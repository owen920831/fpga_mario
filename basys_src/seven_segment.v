==> flow/design.v <==
module toBCD(out, out_BCD);
    input [3:0] out;
    output [6:0] out_BCD;
    reg [6:0] out_BCD;
    always @(*) begin
        case (out)
            4'd0: out_BCD = 7'b0000001;   
            4'd1: out_BCD = 7'b1001111; 
            4'd2: out_BCD = 7'b0010010;  
            4'd3: out_BCD = 7'b0000110; 
            4'd4: out_BCD = 7'b1001100; 
            4'd5: out_BCD = 7'b0100100;  
            4'd6: out_BCD = 7'b0100000; 
            4'd7: out_BCD = 7'b0001111; 
            4'd8: out_BCD = 7'b0000000;  
            4'd9: out_BCD = 7'b0000100;
            4'd10: out_BCD = 7'b1111111;  
            default: out_BCD = 7'b1111110;  
        endcase
    end
endmodule
module Clock_Divider (clk, reset, display_clk);
    input clk, reset;
    output reg display_clk;
    reg [16:0] d_counter;
    always @(posedge clk) begin
        d_counter <= (reset)? 1'b0 : d_counter + 1'b1;
    end
    always @(posedge clk) begin
        display_clk <= (reset)? 1'b0 : (d_counter == 17'b0);
    end
endmodule
module display_7seg (clk, reset, game_state, game_time, seg, an);
    input clk, reset;
    input [1:0] game_state;
    input [15:0] game_time;  
    output [6:0] seg;
    output [3:0] an;
    wire [6:0] next_seg;
    reg [6:0] seg;
    reg [3:0] an, next_an;
    reg [1:0] an_index;
    reg [3:0] displayed_item;
    reg [3:0] digit_00_01, digit_00_10, digit_01_00, digit_10_00;
    wire display_clk;
    Clock_Divider  c(clk, reset, display_clk);
    toBCD t(displayed_item, next_seg);
    wire [1:0] next_an_index = (display_clk == 1) ? an_index + 1 : an_index;
    always @(*) begin
        digit_00_01 = game_time % 16'd10;
        digit_00_10 = (game_time/16'd10) % 16'd10;
        digit_01_00 = (game_time/16'd100) % 16'd10;
        digit_10_00 = game_time/16'd1000;
    end
    always @(posedge clk) begin
        if (reset) begin
            seg <= 7'b1111111;
            an_index <= 2'b0;
            an <= 4'b1111;
        end
        else begin
            seg <= next_seg;
            an_index <= next_an_index;
            an <= next_an;
        end
    end
    always @(*) begin
        case (an_index)
            2'b11 : displayed_item = digit_10_00;
            2'b10 : displayed_item = digit_01_00;
            2'b01 : displayed_item = digit_00_10; 
            2'b00 : displayed_item = digit_00_01; 
        endcase
    end
    always @(*) begin
        case (an_index)
            2'b00 : next_an = 4'b1110; 
            2'b01 : next_an = 4'b1101; 
            2'b10 : next_an = 4'b1011; 
            2'b11 : next_an = 4'b0111; 
            default : next_an = 4'b1111;
        endcase 
    end
endmodule
Step by step through the tools: display_7seg
What the tools print for display_7seg, step after step.
Lines are those of the file above, counted from 1.
Operators: Yosys type, input widths -> output width; for muxes data width and select width s.
Library cell names are shortened.
Not given: -
Set-up
  design top: display_7seg
  clock input: clk
  standard-cell library: sky130hd
  library corner: tt_025C_1v80

Elaborated design
Yosys after proc, flatten, opt, wreduce and memory -nomap, before mapping. Enables and synchronous resets that opt folds into registers are not counted as muxes. Memory bits, and registers merged into a memory's read port (data or address), are not among the register bits. Print and check cells are not counted. Equal cells are merged and count once.
Memory sizes are those after Yosys's memory passes, which may raise the word count (mostly to a power of two), join words into wider ones and drop unused or constant bits.
Operators by class
  equal/unequal tests: 3
  multiplexer cells: 2
  reductions and logical operators: 2
  add/subtract/negate cells: 2
  divide/modulo/power cells: 6
Operators with widths (number)
  $mod 16x4->16 const B: 3
  $div 16x10->16 const B: 1
  $div 16x7->16 const B: 1
  $div 16x4->16 const B: 1
  $pmux 4 s4: 2
  $add 17x1->17 const B: 1
  $logic_not 17->1: 1
  $eq 2x2->1 const B: 2
  $add 2x1->2 const B: 1
  $eq 2x1->1 const B: 1
  $logic_not 2->1: 1
Storage and ports
  word-level cells: 20
  word width x clocked read ports: 7
  memory cells: 1
  output and inout port bits: 11
  ROM bits: 112
  bits in registers: 24
Memories
  (name not given): words 16, bits a word 7, read ports 1, wr ports 0, RTL line 6  | case (out)

Depth
Longest topological path by Yosys (ltp), each cell counted once; first at word level (registers and memories cut), then after technology mapping (sequential cells cut; the memories' decode and read muxes count).
Logic depth
  depth in word-level cells: 3
  ABC_AREA: 0
  mapped depth: 140
  depth with buffers taken out: 131

Mapped cells and area
Yosys stat after the flow's synthesis: flattened, memories mapped to cells. It holds for the ABC_AREA given above (unset counts as 0); a run with the other value may have another netlist.
Synthesis totals
  buffer cells: 47
  flip-flop cells: 31
  standard cells after synthesis: 1197
  sequential part of the area: 620.6 um^2
  mapped area: 8609.5 um^2
Cell types
  ha_1: number 103, total area 1.29E+03 um^2
  dfxtp_1: number 31, total area 620.595 um^2
  nand2_1: number 120, total area 450.432 um^2
  nor2_1: number 106, total area 397.882 um^2
  o21ai_0: number 74, total area 370.355 um^2
  a21oi_1: number 71, total area 355.341 um^2
  xnor2_1: number 37, total area 324.061 um^2
  mux2i_1: number 23, total area 230.221 um^2
  a21o_1: number 30, total area 225.216 um^2
  nor3_1: number 42, total area 210.202 um^2
  o21a_1: number 28, total area 210.202 um^2
  xor2_1: number 24, total area 210.202 um^2
  inv_1: number 50, total area 187.68 um^2
  nand3_1: number 37, total area 185.178 um^2
  nand2b_1: number 26, total area 162.656 um^2
  a31oi_1: number 21, total area 131.376 um^2
  mux2_2: number 11, total area 123.869 um^2
  a211o_1: number 14, total area 122.618 um^2
Other cell types: 90; their cells: 349.
By module: a second synthesis without flattening, with its own total; a netlist apart from the flattened one above.
Unflattened totals
  cell total of the unflattened synthesis: 1139
  area (unflattened synthesis): 8244.2 um^2
Rows give one instance, submodules left out.
By module
  display_7seg: cells 1014, times used 1, area 7195.7 um^2, sequential area 260.2 um^2
  Clock_Divider: cells 95, times used 1, area 812.0 um^2, sequential area 360.3 um^2
  toBCD: cells 30, times used 1, area 236.5 um^2, sequential area 0.0 um^2

Worst setup path after synthesis
Path of least setup slack by OpenSTA after synthesis, without wires, with an ideal clock, recovery checks aside; 20% of the period is set as input and as output delay. Where synthesis merged equal registers, the netlist keeps one of their names.
Path post-synthesis
  path type: input -> register
  start: input port game_time[15]
  end: register seg[0]
  arrival time: 31746 ps
  path buffers: 8
  data required time: 34578 ps
  path slack: 2833 ps
  stages: 125
  library setup time: 122 ps
  time at the first pin: 6940 ps
  input delay: 6940 ps
  clock period: 34700 ps
  path delay: 24928 ps
  synthesis period reached: 31867 ps
"path delay" is the arrival time less input delay plus setup time.
"stages": output pins that drive a net of the path, with the launching flip-flop's if there is one; two outputs of one cell count as two.
"synthesis period reached" = period - worst setup slack (recovery checks aside). The figure is calculated, with input and output delays left at 20% of the set period.
Between the ends stands the longest chain of elaborated cells between them, by number of cells; it is not shown to be the way that was timed. Of several equally long chains one is given.
Each line given opens the expression or statement behind the cell; cells for indexed reads and writes are added by Yosys, which also makes memories of some case tables.
On the way, post-synthesis
  path through: clkbuf_1 > ha_1 > nor4bb_1 > o2bb2ai_1 > inv_1 > ha_1 > or4b_1 > a21oi_1 > a21oi_1 > ha_1 > o211ai_1 > a21oi_1 > o21ai_0 > ha_1 > a21oi_1 > nand2_1 > or2_2 > o21ai_2 > (+89 left out) > nand2b_1 > a2111oi_4 > a311oi_1 > o31a_1 > nor3_1 > clkbuf_1 > nand2_1 > o21ai_0 > ha_1 > a21o_1 > a211o_1 > or2_2 > o211ai_1 > a21oi_1 > ha_1 > inv_1 > o21ai_1 > a221o_1
  cells in the longest elaborated chain: 3
  elaborated cells on any way between the ends: 7
RTL lines, path post-synthesis
  from (decl): RTL line 36  | input [15:0] game_time;
  $div 16x4->16: RTL line 51  | digit_00_10 = (game_time/16'd10) % 16'd10;
  $mod 16x4->16: RTL line 51
  $pmux 4 s4: RTL line 68  | case (an_index)
  to (decl): RTL line 37  | output [6:0] seg;

Path in the finished layout
From the final timing report of record 1: the path of least setup slack in the routed layout; clock arrival at registers is part of the times.
The path's times are printed in steps of 10 ps; the period is the one set.
Path after layout
  path type: input -> register
  start: input port game_time[15]
  end: register seg[2]
  data required time: 52350 ps
  time at the first pin: 10440 ps
  path slack: 8190 ps
  path buffers: 9
  input delay: 10440 ps
  arrival time: 44160 ps
  stages: 127
  library setup time: 130 ps
  clock period: 52200 ps
Between the ends stands the longest chain of elaborated cells between them, by number of cells; it is not shown to be the way that was timed. Of several equally long chains one is given.
On the way, after layout
  path through: clkdlybuf4s50_1 > clkbuf_1 > ha_1 > nor4bb_1 > o2bb2ai_1 > inv_1 > ha_1 > or4b_1 > a21oi_1 > a21oi_1 > ha_1 > o211ai_1 > a21oi_1 > nor2_1 > a21oi_1 > ha_1 > o211ai_1 > nand2_1 > (+91 left out) > nand2b_1 > a2111oi_4 > a311oi_1 > o31a_1 > nor3_1 > clkbuf_1 > o21ai_0 > ha_1 > nand3_1 > nand2_1 > a221o_1 > nor3_1 > o311a_1 > a21oi_1 > inv_1 > ha_1 > nor3b_1 > o31ai_1
  cells in the longest elaborated chain: 3
  elaborated cells on any way between the ends: 7
RTL lines, path after layout
  from (decl): RTL line 36  | input [15:0] game_time;
  $div 16x4->16: RTL line 51  | digit_00_10 = (game_time/16'd10) % 16'd10;
  $mod 16x4->16: RTL line 51
  $pmux 4 s4: RTL line 68  | case (an_index)
  to (decl): RTL line 37  | output [6:0] seg;

--- measured runs ---
Record of 2 stored runs of the RTL-to-layout flow on display_7seg, platform sky130hd. The runs are unordered. Constraints: input delay and output delay 20% of the set period each, output load 0.01 pF.
"achieved clock period": clock period set for the run, less the worst setup slack. It is reckoned from that one timing run; input and output delays stay at 20% of the period that was set.
"worst setup path time" means the part of the period allowed to the worst setup path (the constraints hold back 20% at inputs and 20% at outputs) less its slack; where the path has registers, the arrival times of their clocks count too.
"worst setup path time" is given in steps of 10 ps.
[record 1] settings: period_ns=52.2, CORE_UTILIZATION=21, PLACE_DENSITY_LB_ADDON=0.2, CORE_ASPECT_RATIO=1.84, CELL_PAD_IN_SITES_GLOBAL_PLACEMENT=3, TNS_END_PERCENT=75, GPL_TIMING_DRIVEN=0, GPL_ROUTABILITY_DRIVEN=0, CAP_MARGIN=25, SLEW_MARGIN=30, MIN_ROUTING_LAYER=met2, CORE_MARGIN=2
[record 1] result: chip area after synthesis (Yosys) 8609.5 um^2, die area 42709.5 um^2, standard-cell area of the final layout 9685.5 um^2, utilization 0.24, worst setup slack after layout 8189 ps, total negative slack 0 ps, worst hold slack 454 ps, achieved clock period 44011 ps, worst setup path time 33570 ps, worst setup path kind input -> register
[record 2] settings: period_ns=21.7, CORE_UTILIZATION=48, PLACE_DENSITY_LB_ADDON=0.01, CORE_MARGIN=8, GPL_TIMING_DRIVEN=0, GPL_ROUTABILITY_DRIVEN=1, CTS_CLUSTER_SIZE=30, CTS_CLUSTER_DIAMETER=63, MIN_ROUTING_LAYER=met1, MAX_ROUTING_LAYER=met4, CAP_MARGIN=20, SLEW_MARGIN=20
[record 2] result: chip area after synthesis (Yosys) 8609.5 um^2, die area 22477.5 um^2, standard-cell area of the final layout 12698.4 um^2, utilization 0.714, worst setup slack after layout -5750 ps, total negative slack -39320 ps, worst hold slack 444 ps, achieved clock period 27450 ps, worst setup path time 23110 ps, worst setup path kind input -> register
--- end ---
