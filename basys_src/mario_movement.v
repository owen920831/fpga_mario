==> flow/design.v <==
`timescale 1ns / 1ps
module mario_movement(
    input wire clk, reset,
    input wire umovable, dmovable,
    input wire up, input wire backward, input wire forward, input wire down, input wire stop,
    input wire [7:0] shift_map,
    input wire vga_clk,
    input wire [1:0] game_state,
    output reg beginning,
    output reg [2:0] mario_movement,
    output reg [4:0] mario_x, mario_y
);
    parameter UP = 3'd0;
	parameter BACKWARD = 3'd1;
	parameter FORWARD = 3'd2;
	parameter DOWN = 3'd3;
	parameter UP_FORWARD = 3'd4;
	parameter UP_BACKWARD = 3'd5;
	parameter STOP = 3'd6;
	parameter OTHER = 3'd7;
	parameter GAME_END = 2'd0;
	parameter GAME_ING = 2'd1;
	parameter GAME_START = 2'd2;
	reg [4:0] mario_next_x;
	reg [4:0] mario_next_y;
	reg [2:0] up_counter, next_up_counter;
	reg [2:0] next_mario_movement;
	always @(posedge clk) begin
		if (reset || game_state == GAME_START) begin
			mario_movement <= OTHER;
		end
		else begin
			mario_movement <= next_mario_movement;
		end
	end
	always @(*) begin
		case (mario_movement)
			UP: begin
				if (game_state == GAME_END) begin
					if (up_counter == 3)  
						next_mario_movement = DOWN;
					else 
						next_mario_movement = UP;
				end
				else begin
					if (up_counter == 6 || !umovable)  
						next_mario_movement = DOWN;
					else 
						next_mario_movement = UP;
				end
			end
			DOWN: begin
				if (!dmovable || mario_y == 15)  
					next_mario_movement = OTHER;
				else 
					next_mario_movement = DOWN;			
			end
			OTHER: begin
				if (game_state == GAME_END) 
					next_mario_movement = UP;
				else if (up) 
					next_mario_movement = UP;
				else if (dmovable)
					next_mario_movement = DOWN;
				else 
					next_mario_movement = OTHER;
			end
			default: next_mario_movement = OTHER;
		endcase
	end
	always @* begin
		if (beginning) begin
			if (forward) begin
				mario_next_x = mario_x + 1;
			end
			else if (backward && mario_x > 1) begin
				mario_next_x = mario_x - 1;
			end
			else mario_next_x = mario_x;
		end
		else if (shift_map <= 0 && backward && mario_x >= 1) begin
			mario_next_x = mario_x - 1;
		end
		else mario_next_x = mario_x;
	end
    always @* begin
		if (mario_x <= 10) begin
			beginning = 1;
		end
		else begin
			beginning = 0;
		end
	end
    always @(posedge clk) begin
		if (reset || game_state == GAME_START) begin
			mario_x <= 1;
			mario_y <= 12;
		end
		else begin
			mario_x <= mario_next_x;
			mario_y <= mario_next_y;
		end
	end
	always @(posedge clk) begin
		if (reset || game_state == GAME_START) begin
			up_counter <= 1;
		end
		else begin
			up_counter <= next_up_counter;
		end
	end
	always @(*) begin
		case (mario_movement)
			UP: begin
				if (up_counter == 6 || !umovable)  
					next_up_counter = 1;
				else 
					next_up_counter = (vga_clk == 1)? up_counter + 1 : up_counter;
			end
			DOWN: begin
				next_up_counter = up_counter;
			end
			OTHER: begin
				next_up_counter = 1;
			end
			default: begin
				next_up_counter = up_counter;
			end
		endcase
	end	
	always @* begin
		case (mario_movement)
			UP: begin
				mario_next_y = mario_y - vga_clk;
			end
			DOWN: begin
				mario_next_y = mario_y + vga_clk;
			end
			OTHER: begin
				mario_next_y = mario_y;
			end
			default: begin
				mario_next_y = mario_y;
			end
		endcase
	end
endmodule
# Reports on mario_movement
# What the tools print for mario_movement, step after step.
# Lines are those of the file above, counted from 1.
# Library cell names are shortened.
# The mark - stands for no value.
# design
top_module	mario_movement
clk_port	clk
cell_library	sky130hd
corner	tt_025C_1v80

# Word-level counts
# Counts by Yosys on the flattened word-level netlist (proc, flatten, opt, wreduce; memories kept). Register bits leave out memories and registers merged into their read ports (data or address). Print and check cells are left out. Cells with the same type and inputs are merged into one.
# op_classes
equal	8
add_sub_neg	5
reduce_logical	15
mux	17
cmp	4
# op_table
op	count
2-to-1 mux 5 bit	4
2-to-1 mux 3 bit	6
case mux 5 bit (select 2 bit)	1
case mux 3 bit (select 3 bit)	1
<= comparator 8 x 1 -> 1 bit (second input constant)	1
nonzero test 2 bit	3
equality test 3 x 2 -> 1 bit (second input constant)	2
equality test 3 bit (second input constant)	2
case mux 3 bit (select 2 bit)	1
2-to-1 mux 2 bit	3
adder 5 x 1 -> 5 bit	1
subtractor 5 x 1 -> 5 bit	1
adder 5 x 1 -> 5 bit (second input constant)	1
subtractor 5 x 1 -> 5 bit (second input constant)	1
>= comparator 5 x 1 -> 1 bit (second input constant)	1
> comparator 5 x 1 -> 1 bit (second input constant)	1
<= comparator 5 x 4 -> 1 bit (second input constant)	1
equality test 5 x 4 -> 1 bit (second input constant)	1
AND reduction 2 bit	2
logical AND 1 bit	3
logical OR 1 bit	3
adder 3 x 1 -> 3 bit (second input constant)	1
!= test 3 x 2 -> 1 bit (second input constant)	1
!= test 3 bit (second input constant)	1
zero test 3 bit	1
zero test 1 bit	2
equality test 2 bit (second input constant)	1
zero test 2 bit	1
2-to-1 mux 1 bit	1
# word_totals
output_inout_bits	14
regBits	16
wordCells	53
in_bits	20

# Depth
# Longest topological path by Yosys (ltp), each cell counted once; first at word level (registers and memories cut), then after technology mapping (sequential cells cut; the memories' decode and read muxes count).
# depth
depth_word	5
abc_area	1
ltp_mapped	15
depth_no_buf	15

# Netlist
# Source: synth_stat.txt of the flow (Yosys; design flattened, memories mapped). It holds for the ABC_AREA given above (unset counts as 0); a run with the other value may have another netlist.
# synth_totals
cells	185
sequential_area_um2	300.3
ffs	15
buf_cells	2
mapped_area_um2	1183.6
# by_type
type	count	type_area_um2
dfxtp_1	15	300.288
nand2_1	54	202.694
ha_1	9	112.608
nor2_1	22	82.579
inv_1	18	67.565
nand3_1	12	60.058
nand2_4	5	56.304
a21oi_1	10	50.048
o21ai_0	7	35.034
nand2_2	5	31.28
xor2_1	3	26.275
nand4_1	3	18.768
nor2_2	3	18.768
a21oi_2	2	17.517
inv_2	4	15.014
o31ai_1	2	15.014
buf_6	1	11.261
o21ai_1	2	10.01
# Not listed: further types 8, cells in them 8.

# Path before layout
# Source: OpenSTA report_checks on the synthesized netlist (no wires, ideal clock, input and output delay 20% of the period each), path of least setup slack; recovery checks are left aside. Register names are those of the netlist, which keeps one name where synthesis merged equal registers.
# synth_path
path_kind	register to output
start	register mario_x[0]
end	output beginning
delay_ns	1.146
period_ns	2.57
setup_slack_ns	0.910
t_required_ns	2.056
path_buffers	0
arrival_ns	1.146
output_delay_ns	0.514
stages	7
launch_ns	0.000
synth_period_reached_ns	1.66
# "delay_ns" = arrival - input delay + setup time.
# A path that ends at an output port has no setup time.
# "stages": output pins that drive a net of the path, with the launching flip-flop's if there is one; two outputs of one cell count as two.
# "synth_period_reached_ns" is the clock period less the worst setup slack; recovery checks do not enter. This is arithmetic on one report: input and output delays are still those of the set period (20% each).
# Between the ends stands the longest chain of elaborated cells between them, by number of cells; it is not shown to be the way that was timed. Of several equally long chains one is given.
# A line is the first line of the expression or statement that the cell stems from. Yosys adds cells for indexed reads and writes and turns some case tables into memories.
# synth_via
path_cell_list	dfxtp_1 > inv_1 > ha_1 > nor2_2 > nand2_2 > nand2_4 > inv_1
elab_chain_len	2
cells_between	2
cone_lines	1
classes_between	1 x compare; 1 x mux
# synth_lines
item	line_no	rtl
start, declared	11	output reg [4:0] mario_x, mario_y
start, assigned	96	mario_x <= 1;
start, assigned	100	mario_x <= mario_next_x;
<= comparator 5 x 4 -> 1 bit	87	if (mario_x <= 10) begin
2-to-1 mux 1 bit	87
end, declared	9	output reg beginning,

# Worst path after layout
# Path of least setup slack in the final report of run A (OpenROAD, finished layout, wires in). Where an end is a register, its clock arrival counts in the times.
# layout_path
path_kind	register to output
start	register mario_x[3]
end	output beginning
t_required_ns	1.76
setup_slack_ns	0.07
launch_ns	0.28
arrival_ns	1.69
stages	7
period_ns	2.2
path_buffers	1
output_delay_ns	0.44
# Between the ends stands the longest chain of elaborated cells between them, by number of cells; it is not shown to be the way that was timed. Of several equally long chains one is given.
# layout_via
path_cell_list	dfxtp_1 > inv_2 > nor2_2 > nand2_2 > nand2_4 > inv_1 > clkdlybuf4s50_1
elab_chain_len	2
cells_between	2
cone_lines	1
classes_between	1 x compare; 1 x mux
# layout_lines
item	line_no	rtl
start, declared	11	output reg [4:0] mario_x, mario_y
start, assigned	96	mario_x <= 1;
start, assigned	100	mario_x <= mario_next_x;
<= comparator 5 x 4 -> 1 bit	87	if (mario_x <= 10) begin
2-to-1 mux 1 bit	87
end, declared	9	output reg beginning,

# Settings and measured results of 2 stored flow runs for module mario_movement (sky130hd), not sorted in any way. The constraints put input and output delay at 20% of the set period each and load the outputs with 0.01 pF.
# "achieved_clock_period_ns": clock period set for the run, less the worst setup slack. It is reckoned from that one timing run; input and output delays stay at 20% of the period that was set.
# "final_power_mw" is the tool's figure for a default switching activity; nothing was simulated.
# Settings: - = not set for that run.
name,run A,run B
period_ns,2.2,2.45
CORE_UTILIZATION,35,40
SETUP_SLACK_MARGIN,-0.11,0.66
PLACE_DENSITY_LB_ADDON,0.24,-
TNS_END_PERCENT,65,-
ABC_AREA,1,-
GPL_TIMING_DRIVEN,1,-
GPL_ROUTABILITY_DRIVEN,1,-
CTS_CLUSTER_DIAMETER,36,-
CAP_MARGIN,30,20
SLEW_MARGIN,15,20
MIN_ROUTING_LAYER,met1,-
CORE_MARGIN,2,2
achieved_clock_period_ns,2.127,1.826
stdcell_area_um2,1605.3,1614.0
setup_worst_slack_ns,0.073,0.624
utilization_frac,0.489,0.652
setupTns_ns,0.000,0.000
ys_area_um2,1183.6,1051.0
die_area_um2,3863.2,3053.7
final_power_mw,0.9061,0.6421
